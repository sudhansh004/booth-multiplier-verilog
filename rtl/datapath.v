==> flow/design.v <==
`timescale 1ns / 1ps
module ALU(
    output reg [7:0] Z, 
    input [7:0] in1, in2, 
    input addsub
    );
    always@(*)
    begin
        if(addsub) Z = in1 + in2;
        else Z = in1 - in2;
    end
endmodule
`timescale 1ns / 1ps
module PIPO(
    input [7:0] data_in, 
    output reg [7:0] data_out, 
    input clk, load
    );
    always@(posedge clk)
        if(load) data_out <= data_in;
endmodule
`timescale 1ns / 1ps
module counter(
    output reg [3:0] count, 
    input decr, ldcnt, clk
    );
    always @(posedge clk)
    begin
        if(ldcnt) count <= 4'b1000;
        else if(decr) count <= count - 1;
    end
endmodule
`timescale 1ns / 1ps
module datapath(
    input clk, ldA, shiftA, clrA, ldQ, shiftQ, clrQ, clrff, ldM, addsub, ldcnt, decr,
    input [7:0] data_in,
    output eqz, q0, qm1, 
    output [15:0] product
    );
    wire [7:0] A, M, Z, Q;
    wire [3:0] count;
    assign eqz = ~|count;
    assign product = {A, Q};
    assign q0 = Q[0];
    shiftreg AR(A, Z, A[7], clk, ldA, clrA, shiftA);
    shiftreg QR(Q, data_in, A[0], clk, ldQ, clrQ, shiftQ);
    PIPO MR(data_in, M, clk, ldM);
    dff Qm1(Q[0], qm1, clk, clrff);
    ALU AS(Z, A, M, addsub);
    counter CR(count, decr, ldcnt, clk);
endmodule
`timescale 1ns / 1ps
module dff(
    input d, 
    output reg q, 
    input clk, clrff
    );
    always@(posedge clk)
    begin
        if(clrff) q <= 0;
        else q <= d;
    end
endmodule
`timescale 1ns / 1ps
module shiftreg(
        output reg [7:0] data_out, 
        input [7:0] data_in, 
        input s_in, clk, ld, clr, shift
    );
    always @(posedge clk)
    begin
        if(clr)
            data_out <= 8'b0;
        else if(ld)
            data_out <= data_in;
        else if(shift)
            data_out <= {s_in, data_out[7:1]};
    end
endmodule
# --- From RTL to reports: datapath ---
# What the tools print for datapath, step after step.
# Lines are those of the file above, counted from 1.
# Cell names lack the library's common part.
setup:
  top_module: "datapath"
  clock_port: "clk"
  library: "sky130hd"
  pvt_corner: "tt_025C_1v80"

# --- Word-level counts ---
# Counts by Yosys on the flattened word-level netlist (proc, flatten, opt, wreduce; memories kept). Register bits leave out memories and registers merged into their read ports (data or address). Print and check cells are left out. Cells with the same type and inputs are merged into one.
bits:
  register_bits: 29
  input_bits: 20
  output_inout_bits: 19
  elab_cells: 18
classes:
  addsub: 3
  muxes: 5
  reduce_logical: 4
op_table:
  columns: ["operator", "count"]
  rows:
  - ["8-bit 2-to-1 mux", 4]
  - ["8-bit adder", 1]
  - ["8-bit subtractor", 1]
  - ["7-bit 2-to-1 mux", 1]
  - ["2-bit nonzero test", 2]
  - ["4-bit by 1-bit subtractor with 4-bit output with constant B", 1]
  - ["4-bit OR reduction", 1]
  - ["1-bit logical NOT", 1]

# --- Longest topological paths ---
# Depth = most cells in a row (Yosys ltp): at word level without a register or memory, in the mapped netlist without a sequential cell, where the memories' decode and read muxes count.
logic_depth:
  word_depth: 3
  abc_area: 1
  ltp_mapped: 18
  ltp_nobuf: 18

# --- Netlist ---
# Yosys stat after the flow's synthesis: flattened, memories mapped to cells. It holds for the ABC_AREA given above (unset counts as 0); a run with the other value may have another netlist.
mapped:
  mapped_cells: 222
  synth_area_um2: 1646.6
  seqArea_um2: 660.6
  ff_cells: 29
  n_buf: 5
types:
  columns: ["cell", "count", "area_total_um2"]
  rows:
  - ["dfxtp_1", 21, 420.403]
  - ["nand2_1", 70, 262.752]
  - ["edfxtp_1", 8, 240.23]
  - ["ha_1", 11, 137.632]
  - ["inv_1", 29, 108.854]
  - ["nand3_1", 15, 75.072]
  - ["a21oi_1", 13, 65.062]
  - ["nor2_1", 16, 60.058]
  - ["o21ai_0", 8, 40.038]
  - ["xor2_1", 4, 35.034]
  - ["a31oi_1", 5, 31.28]
  - ["buf_4", 3, 22.522]
  - ["fa_1", 1, 20.019]
  - ["xnor2_1", 2, 17.517]
  - ["a22oi_1", 2, 15.014]
  - ["nor3b_1", 2, 15.014]
  - ["buf_2", 2, 10.01]
  - ["a21oi_2", 1, 8.758]
# Not listed: further types 9, cells in them 9.

# --- Path before layout ---
# Path of least setup slack by OpenSTA after synthesis, without wires, with an ideal clock, recovery checks aside; 20% of the period is set as input and as output delay. Where synthesis merged equal registers, the netlist keeps one of their names.
synth_timing:
  path_kind: "flip-flop to flip-flop"
  start: "register MR.data_out[0]"
  end: "register AR.data_out[7]"
  clock_period_ns: 3.07
  setup_time_ns: 0.110
  launch_ns: 0.000
  t_arrival_ns: 2.028
  required_ns: 2.960
  setup_slack_ns: 0.932
  path_delay_ns: 2.138
  path_stages: 19
  path_buffers: 0
  period_less_setup_slack_ns: 2.138
# "path_delay_ns" = arrival - input delay + setup time.
# "path_stages": output pins that drive a net of the path, with the launching flip-flop's if there is one; two outputs of one cell count as two.
# "period_less_setup_slack_ns" is the clock period less the worst setup slack; recovery checks do not enter. This is arithmetic on one report: input and output delays are still those of the set period (20% each).
# The rows between start and end are the longest chain of elaborated cells between them; the timing report does not say that the signal goes this way. Where chains are equally long, one stands for them.
# Each line given opens the expression or statement behind the cell; cells for indexed reads and writes are added by Yosys, which also makes memories of some case tables.
# A register here has more assigning lines than the two given.
synth_between:
  cell_sequence: "edfxtp_1 inv_1 ha_1 inv_1 nor2_1 nand2_1 o31ai_1 xnor2_1 ha_1 nand2_1 inv_1 nand2_1 nand2_1 a21oi_1 nand3_1 nand3_1 nand2_1 inv_1 nor2_1"
  elab_chain_cells: 3
  cells_between: 4
  lines_between: 3
  cone_classes: "add/sub: 2; mux: 2"
synth_rtl:
  columns: ["item", "line", "text"]
  rows:
  - ["start, declared", 16, "output reg [7:0] data_out,"]
  - ["start, assigned", 20, "if(load) data_out <= data_in;"]
  - ["8-bit subtractor", 10, "else Z = in1 - in2;"]
  - ["8-bit 2-to-1 mux", 9, "if(addsub) Z = in1 + in2;"]
  - ["8-bit 2-to-1 mux", 74, "else if(ld)"]
  - ["end, assigned", 75, "data_out <= data_in;"]
  - ["end, assigned", 77, "data_out <= {s_in, data_out[7:1]};"]
  - ["end, declared", 66, "output reg [7:0] data_out,"]

# --- Timing after layout ---
# Path of least setup slack in the final report of run 1 (OpenROAD, finished layout, wires in). Where an end is a register, its clock arrival counts in the times.
layout_timing:
  path_kind: "flip-flop to flip-flop"
  start: "register MR.data_out[0]"
  end: "register AR.data_out[7]"
  clock_period_ns: 2.84
  setup_time_ns: 0.09
  launch_ns: 0.33
  t_arrival_ns: 2.80
  required_ns: 3.07
  setup_slack_ns: 0.27
  path_stages: 17
  path_buffers: 0
# The rows between start and end are the longest chain of elaborated cells between them; the timing report does not say that the signal goes this way. Where chains are equally long, one stands for them.
# A register here has more assigning lines than the two given.
layout_between:
  cell_sequence: "edfxtp_1 inv_1 ha_1 inv_1 nor2_1 nand2_1 o31ai_1 xnor2_1 ha_1 a21oi_1 nand2_1 a21oi_1 nand3_1 nand3_1 nand2_1 inv_1 nor2_1"
  elab_chain_cells: 3
  cells_between: 4
  lines_between: 3
  cone_classes: "add/sub: 2; mux: 2"
layout_rtl:
  columns: ["item", "line", "text"]
  rows:
  - ["start, declared", 16, "output reg [7:0] data_out,"]
  - ["start, assigned", 20, "if(load) data_out <= data_in;"]
  - ["8-bit subtractor", 10, "else Z = in1 - in2;"]
  - ["8-bit 2-to-1 mux", 9, "if(addsub) Z = in1 + in2;"]
  - ["8-bit 2-to-1 mux", 74, "else if(ld)"]
  - ["end, assigned", 75, "data_out <= data_in;"]
  - ["end, assigned", 77, "data_out <= {s_in, data_out[7:1]};"]
  - ["end, declared", 66, "output reg [7:0] data_out,"]

# Record of 2 stored runs of the RTL-to-layout flow on datapath, platform sky130hd. The runs are unordered. Constraints: input delay and output delay 20% of the set period each, output load 0.01 pF.
# "design_power_mw" is the tool's figure for a default switching activity; nothing was simulated.
runs:
  - name: "run 1"
    settings:
      period_ns: 2.84
      CORE_UTILIZATION: 66
      PLACE_DENSITY: 0.58
      CORE_ASPECT_RATIO: 0.82
      TNS_END_PERCENT: 35
      ABC_AREA: 1
      CAP_MARGIN: 10
      CORE_MARGIN: 2
      SLEW_MARGIN: 20
    results:
      design_power_mw: 1.086
      die_area_um2: 2912.4
      tns_ns: 0.000
      synth_area_um2: 1646.6
      layout_stdcell_area_um2: 2087.0
      ws_setup_ns: 0.267
  - name: "run 2"
    settings:
      period_ns: 3.07
      CORE_UTILIZATION: 23
      SETUP_SLACK_MARGIN: 0.87
      PLACE_DENSITY_LB_ADDON: 0.29
      CELL_PAD_IN_SITES_DETAIL_PLACEMENT: 1
      GPL_ROUTABILITY_DRIVEN: 1
      MAX_ROUTING_LAYER: "met5"
      CAP_MARGIN: 20
      CORE_MARGIN: 2
      SLEW_MARGIN: 20
    results:
      ws_setup_ns: 0.718
      die_area_um2: 7686.9
      synth_area_um2: 1610.3
      design_power_mw: 1.310
      tns_ns: 0.000
      layout_stdcell_area_um2: 2387.3
